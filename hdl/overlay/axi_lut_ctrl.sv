==> flow/design.v <==
module axi_lut_ctrl #(
    parameter TOTAL_GATES = 1512,
    parameter NET_INPUTS = 400,
    parameter NET_OUTPUTS = 4,
    parameter ADDR_W = 16,
    parameter DATA_W = 32,
    parameter GATE_SEL_W = (TOTAL_GATES > 1) ? $clog2(TOTAL_GATES) : 1
) (
    input logic S_AXI_ACLK,
    input logic S_AXI_ARESETN,
    input  logic [ADDR_W-1:0] S_AXI_AWADDR,
    input  logic S_AXI_AWVALID,
    output logic S_AXI_AWREADY,
    input  logic [DATA_W-1:0] S_AXI_WDATA,
    input  logic [3:0] S_AXI_WSTRB,
    input  logic S_AXI_WVALID,
    output logic S_AXI_WREADY,
    output logic [1:0] S_AXI_BRESP,
    output logic S_AXI_BVALID,
    input  logic S_AXI_BREADY,
    input  logic [ADDR_W-1:0] S_AXI_ARADDR,
    input  logic S_AXI_ARVALID,
    output logic S_AXI_ARREADY,
    output logic [DATA_W-1:0] S_AXI_RDATA,
    output logic [1:0] S_AXI_RRESP,
    output logic S_AXI_RVALID,
    input  logic S_AXI_RREADY,
    output logic [GATE_SEL_W-1:0] cfg_gate_sel,
    output logic cfg_ce,
    output logic cfg_data,
    output logic [NET_INPUTS-1:0] net_i,
    input  logic [NET_OUTPUTS-1:0] net_o
);
  localparam NUM_INPUT_WORDS = (NET_INPUTS + 31) / 32;
  localparam [ADDR_W-1:0] ADDR_INPUT_BASE = ADDR_W'(16'h9000);
  localparam [ADDR_W-1:0] ADDR_OUTPUT     = ADDR_INPUT_BASE + ADDR_W'(NUM_INPUT_WORDS * 4);
  logic [DATA_W-1:0] input_regs [NUM_INPUT_WORDS];
  genvar gi;
  generate
    for (gi = 0; gi < NUM_INPUT_WORDS; gi++) begin : pack_input
      if ((gi + 1) * 32 <= NET_INPUTS) begin
        assign net_i[gi*32+:32] = input_regs[gi];
      end else begin
        assign net_i[NET_INPUTS-1 : gi*32] = input_regs[gi][NET_INPUTS-1-gi*32:0];
      end
    end
  endgenerate
  typedef enum logic [1:0] { IDLE, SHIFTING, RESPOND } cfg_state_t;
  cfg_state_t cfg_state;
  logic [DATA_W-1:0] shift_reg;
  logic [5:0] bit_cnt;
  logic [GATE_SEL_W-1:0] gate_sel_r;
  assign cfg_gate_sel = gate_sel_r;
  assign cfg_data     = shift_reg[31];             
  assign cfg_ce       = (cfg_state == SHIFTING);
  logic s_axi_awready_reg = 1'b0;
  logic s_axi_wready_reg  = 1'b0;
  logic s_axi_bvalid_reg  = 1'b0;
  logic aw_captured = 1'b0;
  logic w_captured  = 1'b0;
  logic [ADDR_W-1:0] aw_addr_latched;
  logic [DATA_W-1:0] w_data_latched;
  assign S_AXI_AWREADY = s_axi_awready_reg;
  assign S_AXI_WREADY  = s_axi_wready_reg;
  assign S_AXI_BRESP   = 2'b00;
  assign S_AXI_BVALID  = s_axi_bvalid_reg;
  wire wr_addr_is_gate  = (aw_addr_latched < ADDR_W'(16'h8000));
  wire wr_addr_is_input = (aw_addr_latched >= ADDR_INPUT_BASE)
                        && (aw_addr_latched <  ADDR_OUTPUT);
  always_ff @(posedge S_AXI_ACLK) begin
    if (!S_AXI_ARESETN) begin
      s_axi_awready_reg <= 1'b0;
      s_axi_wready_reg  <= 1'b0;
      s_axi_bvalid_reg  <= 1'b0;
      aw_captured        <= 1'b0;
      w_captured         <= 1'b0;
      cfg_state          <= IDLE;
      bit_cnt            <= '0;
      shift_reg          <= '0;
      gate_sel_r         <= '0;
      for (int i = 0; i < NUM_INPUT_WORDS; i++) input_regs[i] <= '0;
    end else begin
      if (S_AXI_AWVALID && !aw_captured) begin
        s_axi_awready_reg <= 1'b1;
        aw_addr_latched   <= S_AXI_AWADDR;
        aw_captured       <= 1'b1;
      end else begin
        s_axi_awready_reg <= 1'b0;
      end
      if (S_AXI_WVALID && !w_captured) begin
        s_axi_wready_reg <= 1'b1;
        w_data_latched   <= S_AXI_WDATA;
        w_captured       <= 1'b1;
      end else begin
        s_axi_wready_reg <= 1'b0;
      end
      if (s_axi_bvalid_reg && S_AXI_BREADY) begin
        s_axi_bvalid_reg <= 1'b0;
      end
      case (cfg_state)
        IDLE: begin
          if (aw_captured && w_captured && !s_axi_bvalid_reg) begin
            if (wr_addr_is_gate) begin
              gate_sel_r       <= aw_addr_latched[GATE_SEL_W+1:2];
              shift_reg        <= w_data_latched;
              bit_cnt          <= '0;
              cfg_state        <= SHIFTING;
              aw_captured      <= 1'b0;
              w_captured       <= 1'b0;
            end else begin
              if (wr_addr_is_input) begin
                input_regs[(aw_addr_latched - ADDR_INPUT_BASE) >> 2] <= w_data_latched;
              end
              s_axi_bvalid_reg <= 1'b1;
              aw_captured      <= 1'b0;
              w_captured       <= 1'b0;
            end
          end
        end
        SHIFTING: begin
          shift_reg <= {shift_reg[DATA_W-2:0], 1'b0};   
          bit_cnt   <= bit_cnt + 1'b1;
          if (bit_cnt == 6'd31) begin
            cfg_state <= RESPOND;
          end
        end
        RESPOND: begin
          s_axi_bvalid_reg <= 1'b1;
          cfg_state        <= IDLE;
        end
        default: cfg_state <= IDLE;
      endcase
    end
  end
  logic s_axi_arready_reg = 1'b0, s_axi_arready_next;
  logic s_axi_rvalid_reg  = 1'b0, s_axi_rvalid_next;
  logic [DATA_W-1:0] s_axi_rdata_reg = '0;
  logic mem_rd_en;
  assign S_AXI_ARREADY = s_axi_arready_reg;
  assign S_AXI_RVALID  = s_axi_rvalid_reg;
  assign S_AXI_RDATA   = s_axi_rdata_reg;
  assign S_AXI_RRESP   = 2'b00;
  always_comb begin
    mem_rd_en = 1'b0;
    s_axi_arready_next = 1'b0;
    s_axi_rvalid_next  = s_axi_rvalid_reg && !S_AXI_RREADY;
    if (S_AXI_ARVALID
        && (!S_AXI_RVALID || S_AXI_RREADY)
        && (!s_axi_arready_reg)) begin
      s_axi_arready_next = 1'b1;
      s_axi_rvalid_next  = 1'b1;
      mem_rd_en           = 1'b1;
    end
  end
  always_ff @(posedge S_AXI_ACLK) begin
    s_axi_arready_reg <= s_axi_arready_next;
    s_axi_rvalid_reg  <= s_axi_rvalid_next;
    if (mem_rd_en) begin
      if (S_AXI_ARADDR == ADDR_W'(16'h8000)) begin
        s_axi_rdata_reg <= {31'b0, (cfg_state != IDLE)};
      end else if (S_AXI_ARADDR == ADDR_W'(16'h8004)) begin
        s_axi_rdata_reg <= TOTAL_GATES;
      end else if (S_AXI_ARADDR >= ADDR_INPUT_BASE && S_AXI_ARADDR < ADDR_OUTPUT) begin
        s_axi_rdata_reg <= input_regs[(S_AXI_ARADDR - ADDR_INPUT_BASE) >> 2];
      end else if (S_AXI_ARADDR == ADDR_OUTPUT) begin
        s_axi_rdata_reg <= {{(DATA_W - NET_OUTPUTS){1'b0}}, net_o};
      end else begin
        s_axi_rdata_reg <= 32'hDEAD_BEEF;
      end
    end
    if (!S_AXI_ARESETN) begin
      s_axi_arready_reg <= 1'b0;
      s_axi_rvalid_reg  <= 1'b0;
      s_axi_rdata_reg   <= '0;
    end
  end
endmodule
# ---- From RTL to reports: axi_lut_ctrl
# What the tools print for axi_lut_ctrl, step after step.
# Line numbers count from 1 in the design file above.
# Library cell names are shortened.
# A cell with -- has no value.
dict set report inputs {
  top_module {axi_lut_ctrl}
  clk_port {S_AXI_ACLK}
  library {sky130hd}
  pvt_corner {tt_025C_1v80}
}

# ---- Word-level counts
# Counts by Yosys on the flattened word-level netlist (proc, flatten, opt, wreduce; memories kept). Register bits leave out memories and registers merged into their read ports (data or address). Print and check cells are left out. Cells with the same type and inputs are merged into one.
# Memory sizes are those after Yosys's memory passes, which may raise the word count (mostly to a power of two), join words into wider ones and drop unused or constant bits.
dict set report word_totals {
  reg_bits 138
  latch_bits 0
  ram_bits 512
  rom_bits 0
  n_memories 1
  output_inout_bits 454
  elab_cells 101
}
# name words width line_no
set mem_list {}
lappend mem_list {input_regs 16 32 37} ;# logic [DATA_W-1:0] input_regs [NUM_INPUT_WORDS];
dict set report classes {
  n_addsub 3
  n_mul 0
  div 0
  compare 5
  equal 9
  shift 0
  mux 44
  n_logic 0
  reduce_logical 25
}
# op n
set ops {}
lappend ops {{two-way mux 32 bit} 11}
lappend ops {{case mux 32 bit (select 2 bit)} 1}
lappend ops {{less-than comparator 16 bit (second input constant)} 3}
lappend ops {{== test 16 bit (second input constant)} 3}
lappend ops {{>= comparator 16 bit (second input constant)} 2}
lappend ops {{two-way mux 4 bit} 5}
lappend ops {{two-way mux 1 bit} 19}
lappend ops {{subtractor 6 x 1 -> 6 bit (second input constant)} 2}
lappend ops {{case mux 6 bit (select 2 bit)} 1}
lappend ops {{two-way mux 6 bit} 2}
lappend ops {{logical AND 1 bit} 10}
lappend ops {{AND reduction 3 bit} 3}
lappend ops {{zero test 1 bit} 6}
lappend ops {{!= test 2 bit (second input constant)} 3}
lappend ops {{adder 6 x 1 -> 6 bit (second input constant)} 1}
lappend ops {{== test 6 x 5 -> 1 bit (second input constant)} 1}
lappend ops {{two-way mux 2 bit} 3}
lappend ops {{AND reduction 2 bit} 2}
lappend ops {{nonzero test 2 bit} 2}
lappend ops {{case mux 2 bit (select 2 bit)} 1}
lappend ops {{== test 2 x 1 -> 1 bit (second input constant)} 1}
lappend ops {{== test 2 bit (second input constant)} 1}
lappend ops {{zero test 2 bit} 1}
lappend ops {{case mux 1 bit (select 2 bit)} 1}
lappend ops {{logical OR 1 bit} 1}

# ---- Longest topological paths
# Longest topological path by Yosys (ltp), each cell counted once; first at word level (registers and memories cut), then after technology mapping (sequential cells cut; the memories' decode and read muxes count).
dict set report depth {
  depth_word 7
  abc_area 0
  mapped_depth 9
  ltp_nobuf 5
}

# ---- Synthesis result
# The flow's flattened synthesis, as Yosys stat reports it; memories are mapped. The netlist is that of the ABC_AREA named above (0 if unset); the other value can give another one.
# type n type_area_um2
set by_type {}
lappend by_type {edfxtp_1 558 1.68E+04}
lappend by_type {mux4_2 148 3.33E+03}
lappend by_type {dfxtp_1 90 1.8E+03}
lappend by_type {and2_1 225 1407.6}
lappend by_type {nor3_1 213 1.07E+03}
lappend by_type {clkbuf_1 83 311.549}
lappend by_type {nor2_1 82 307.795}
lappend by_type {a211oi_1 35 262.752}
lappend by_type {a21oi_1 52 260.25}
lappend by_type {nand2_1 55 206.448}
lappend by_type {buf_2 39 195.187}
lappend by_type {buf_4 23 172.666}
lappend by_type {inv_1 40 150.144}
lappend by_type {o21ai_0 27 135.13}
lappend by_type {a22oi_1 16 120.115}
lappend by_type {a22o_1 12 105.101}
lappend by_type {nand2b_1 13 81.328}
lappend by_type {buf_6 7 78.826}
# Not listed: further types 36, cells in them 86.
dict set report synth_totals {
  stdcells 1804
  yosys_area_um2 27418.8
  seqArea_um2 18557.8
  ff_cells 648
  buffers 156
}

# ---- Path before layout
# Path of least setup slack by OpenSTA after synthesis, without wires, with an ideal clock, recovery checks aside; 20% of the period is set as input and as output delay. Where synthesis merged equal registers, the netlist keeps one of their names.
dict set report synth_path {
  path_type {input to register}
  start {in S_AXI_ARESETN}
  end {mem input_regs[1][0]}
  clock_period_ns 7.29
  input_delay_ns 1.458
  t_arrival_ns 4.775
  required_time_ns 6.824
  path_slack_ns 2.050
  delay_ns 3.783
  driving_pins 5
  synth_period_reached_ns 5.24
}
# "delay_ns" = arrival - input delay + setup time.
# "driving_pins" counts driving pins, that of a launching flip-flop among them; a cell with two outputs on the path counts twice.
# "synth_period_reached_ns" = period - worst setup slack (recovery checks aside). The figure is calculated, with input and output delays left at 20% of the set period.
# Between the ends stands the longest chain of elaborated cells between them, by number of cells; it is not shown to be the way that was timed. Of several equally long chains one is given.
# A line is the first line of the expression or statement that the cell stems from. Yosys adds cells for indexed reads and writes and turns some case tables into memories.
# The path ends at the enable pin of a flip-flop; only ways to that pin are counted.
dict set report synth_via {
  path_cell_list {nor4b_4 > nand4_4 > or4_4 > buf_2 > o21ai_0}
  elab_chain_len 1
}
# element line_no
set synth_rtl {}
lappend synth_rtl {{from (decl)} 10} ;# input logic S_AXI_ARESETN,
lappend synth_rtl {{two-way mux 4 bit} 71} ;# if (!S_AXI_ARESETN) begin
lappend synth_rtl {{to (decl)} 37} ;# logic [DATA_W-1:0] input_regs [NUM_INPUT_WORDS];

# ---- Timing after layout
# Path of least setup slack in the final report of run 2 (OpenROAD, finished layout, wires in). Where an end is a register, its clock arrival counts in the times.
dict set report layout_path {
  path_type {register to register}
  start {reg aw_addr_latched[2]}
  end {mem input_regs[4][13]}
  clock_period_ns 5.86
  t_arrival_ns 4.17
  required_time_ns 6.14
  path_slack_ns 1.96
  driving_pins 6
}
# Between the ends stands the longest chain of elaborated cells between them, by number of cells; it is not shown to be the way that was timed. Of several equally long chains one is given.
# The path ends at the enable pin of a flip-flop; only ways to that pin are counted.
dict set report layout_via {
  path_cell_list {edfxtp_1 > o211ai_1 > nand3_1 > or4_4 > o21ai_4 > buf_4}
  elab_chain_len 7
}
# element line_no
set layout_rtl {}
lappend layout_rtl {{from (decl)} 61} ;# logic [ADDR_W-1:0] aw_addr_latched;
lappend layout_rtl {{from (assign)} 85} ;# aw_addr_latched   <= S_AXI_AWADDR;
lappend layout_rtl {{>= comparator 16 bit} 68} ;# wire wr_addr_is_input = (aw_addr_latched >= ADDR_INPUT_BASE)
lappend layout_rtl {{logical AND 1 bit} 68}
lappend layout_rtl {{two-way mux 4 bit} 111} ;# if (wr_addr_is_input) begin
lappend layout_rtl {{two-way mux 4 bit} 103} ;# if (wr_addr_is_gate) begin
lappend layout_rtl {{two-way mux 4 bit} 102} ;# if (aw_captured && w_captured && !s_axi_bvalid_reg) begin
lappend layout_rtl {{two-way mux 4 bit} 100} ;# case (cfg_state)
lappend layout_rtl {{two-way mux 4 bit} 71} ;# if (!S_AXI_ARESETN) begin
lappend layout_rtl {{to (decl)} 37} ;# logic [DATA_W-1:0] input_regs [NUM_INPUT_WORDS];

; Flow measurements of axi_lut_ctrl on sky130hd: 2 stored runs with different settings, listed in no order. Input and output delays are each 20% of the period that was set; the output load is 0.01 pF.
; "clock_period_reached_ns" means the clock period less the worst setup slack. The figure is calculated, with input and output delays left at 20% of the set period.
; "final_power_uw" is the tool's figure for a default switching activity; nothing was simulated.

[run 1: settings]
period_ns = 6.43
CORE_UTILIZATION = 66
PLACE_DENSITY_LB_ADDON = 0.18
CORE_ASPECT_RATIO = 0.6
CORE_MARGIN = 7
CELL_PAD_IN_SITES_GLOBAL_PLACEMENT = 3
TNS_END_PERCENT = 60
ABC_AREA = 0
GPL_TIMING_DRIVEN = 0
CTS_CLUSTER_DIAMETER = 75
MIN_ROUTING_LAYER = met2
MAX_ROUTING_LAYER = met4
CAP_MARGIN = 20
SLEW_MARGIN = 20
[run 1: results]
outcome = no results, placement failed with FLW-0024

[run 2: settings]
period_ns = 5.86
CORE_UTILIZATION = 45
CAP_MARGIN = 20
CORE_MARGIN = 2
SLEW_MARGIN = 20
[run 2: results]
yosys_chip_area_um2 = 27418.8
die_um2 = 62920.7
finalCellArea_um2 = 35859.4
worstSetupSlack_ns = 1.964
final_power_uw = 10445
clock_period_reached_ns = 3.896
