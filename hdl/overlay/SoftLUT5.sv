==> flow/design.v <==
module SoftLUT5 (
    input logic clk,
    input  logic [4:0] lut_in,
    output logic       lut_out,
    input  logic cfg_ce,
    input  logic cfg_data,
    output logic cfg_out
);
  logic [31:0] init_reg = 32'hDEAD_BEEF;
  assign lut_out = init_reg[lut_in];
  assign cfg_out = init_reg[31];
  always_ff @(posedge clk) begin
    if (cfg_ce) begin
      init_reg <= {init_reg[30:0], cfg_data};
    end
  end
endmodule
Step by step through the tools: SoftLUT5
The steps from the RTL of SoftLUT5 to its reports follow in flow order.
Line numbers count from 1 in the design file above.
Library cell names are shortened.
The mark -- stands for no value.

design
  top = SoftLUT5
  clock port = clk
  library = sky130hd
  library corner = tt_025C_1v80

Elaborated design
Source: Yosys, flattened and elaborated, memories not mapped. Widths are those after wreduce; folded enables and synchronous resets count as part of the registers. Registers that Yosys merges into a memory's read port (data or address) are not register bits. Print and check cells do not count. Equal cells are merged and count once.

bit counts
  flip-flop bits (word level) = 32
  output and inout port bits = 2
  elaborated cells = 2

operators by class
  shift-type cells = 1

operator list
  kind                                                    number
  32-bit by 5-bit variable part select with 1-bit output  1

Logic depth
Yosys ltp: most cells in a row. Word level: on the elaborated netlist, between registers, memories and ports. Mapped: between sequential cells and ports; inverters and the memories' decode and read muxes count.

depth
  depth in word-level cells = 1
  ABC_AREA = 0
  depth in mapped cells = 7
  mapped depth without buffers = 5

After synthesis
Source: synth_stat.txt of the flow (Yosys; design flattened, memories mapped). It holds for the ABC_AREA given above (unset counts as 0); a run with the other value may have another netlist.
The area totals of this step are shown rounded.

cell types
  cell type  number  area in all (um2)
  edfxtp_1   32      960.922
  mux2i_1    16      160.154
  a22oi_1    4       30.029
  nand2_1    6       22.522
  buf_12     1       20.019
  a21oi_1    3       15.014
  buf_6      1       11.261
  a311o_1    1       10.01
  nand3_1    2       10.01
  nand4b_1   1       8.758
  a211oi_1   1       7.507
  and2b_1    1       7.507
  and2_1     1       6.256
  nand2b_1   1       6.256
  nor2b_1    1       6.256
  nor2_1     1       3.754

mapped netlist
  standard cells after synthesis = 73
  mapped area = 1,300 um2
  sequential part of the area = 960 um2
  flip-flops = 32
  buffers = 2

Timing after synthesis
Path of least setup slack by OpenSTA after synthesis, without wires, with an ideal clock, recovery checks aside; 20% of the period is set as input and as output delay. Where synthesis merged equal registers, the netlist keeps one of their names.

path post-synthesis
  path type = input to output
  start = input port lut_in[0]
  end = output port lut_out
  clock period = 1.56 ns
  output delay = 0.312 ns
  launch time at the first pin = 0.312 ns
  data arrival time = 1.236 ns
  setup slack = 0.012 ns
  delay of the path = 0.924 ns
  driving pins on the path = 7
  buffers on the path = 2
  synthesis period reached = 1.548 ns

"delay of the path" is the arrival time less input delay plus setup time.
At an output port there is no setup time.
"driving pins on the path": output pins that drive a net of the path, with the launching flip-flop's if there is one; two outputs of one cell count as two.
"synthesis period reached" is the clock period less the worst setup slack; recovery checks do not enter. This is arithmetic on one report: input and output delays are still those of the set period (20% each).
Between the ends stands the longest chain of elaborated cells between them, by number of cells; it is not shown to be the way that was timed. Of several equally long chains one is given.
Each line given opens the expression or statement behind the cell; cells for indexed reads and writes are added by Yosys, which also makes memories of some case tables.

between the ends, post-synthesis
  path through = buf_6 buf_12 mux2i_1 a22oi_1 nand3_1 nand2_1 a311o_1
  length of the longest elaborated chain = 1
  elaborated cells between the ends (all ways) = 1
  source lines of those cells = 1

RTL lines, path post-synthesis
  what                                                    line  RTL
  start, declared                                         3     input  logic [4:0] lut_in,
  32-bit by 5-bit variable part select with 1-bit output  10    assign lut_out = init_reg[lut_in];
  end, declared                                           4     output logic       lut_out,

Path in the finished layout
Path of least setup slack in the final report of stored run 2 (OpenROAD, finished layout, wires in). Where an end is a register, its clock arrival counts in the times.

path post-layout
  path type = input to output
  start = input port lut_in[3]
  end = output port lut_out
  clock period = 1.52 ns
  output delay = 0.30 ns
  launch time at the first pin = 0.30 ns
  data arrival time = 1.58 ns
  setup slack = -0.36 ns
  driving pins on the path = 7
  buffers on the path = 2

Between the ends stands the longest chain of elaborated cells between them, by number of cells; it is not shown to be the way that was timed. Of several equally long chains one is given.

between the ends, post-layout
  path through = clkdlybuf4s50_1 nand2b_1 a21oi_1 nand3_1 nand2_1 a311o_1 buf_2
  length of the longest elaborated chain = 1
  elaborated cells between the ends (all ways) = 1
  source lines of those cells = 1

RTL lines, path post-layout
  what                                                    line  RTL
  start, declared                                         3     input  logic [4:0] lut_in,
  32-bit by 5-bit variable part select with 1-bit output  10    assign lut_out = init_reg[lut_in];
  end, declared                                           4     output logic       lut_out,

FLOW RESULTS
============

Measured results for SoftLUT5: 2 stored runs of the Yosys and OpenROAD flow on sky130hd. The settings differ; the order carries no meaning. The constraints put input and output delay at 20% of the set period each and load the outputs with 0.01 pF.
"clock period reached" means the clock period less the worst setup slack. The figure is calculated, with input and output delays left at 20% of the set period.
"worst path time" = time allowed to the worst setup path (clock period - input delay - output delay, where it has them) - its slack; a late launch clock adds to it, a late capture clock takes from it.
By "total power after layout" is meant OpenSTA's value without simulated activity: inputs other than the clock are taken to toggle once in ten clock periods, and the tool carries that through the logic.
The results are shown rounded.
Among the settings, n/a means not set for that run.
A result given as n/a is not shown for that run.

setting or result                       stored run 1  stored run 2
period_ns                               1.1           1.52
CORE_UTILIZATION                        57            30
PLACE_DENSITY_LB_ADDON                  0.05          n/a
HOLD_SLACK_MARGIN                       0.11          n/a
CORE_ASPECT_RATIO                       1.4           1.42
CELL_PAD_IN_SITES_GLOBAL_PLACEMENT      3             n/a
CELL_PAD_IN_SITES_DETAIL_PLACEMENT      0             1
GPL_TIMING_DRIVEN                       0             1
CTS_CLUSTER_SIZE                        97            56
SLEW_MARGIN                             10            20
MIN_ROUTING_LAYER                       met2          n/a
CAP_MARGIN                              20            30
CORE_MARGIN                             2             2
MAX_ROUTING_LAYER                       n/a           met4
worst path time (ns)                    n/a           1.28
worst setup path type                   n/a           input to output
clock period reached (ns)               n/a           1.884
area of the synthesized netlist (um2)   n/a           1,300
total power after layout (mW)           n/a           2.0
worst setup slack after layout (ns)     n/a           -0.36
utilization after layout (%)            n/a           42
standard-cell area after routing (um2)  n/a           1,700
final setup TNS (ns)                    n/a           -0.36
die size (um2)                          n/a           4,800
final worst hold slack (ns)             n/a           0.46

Stored run 1: no final report: placement broke off with FLW-0024
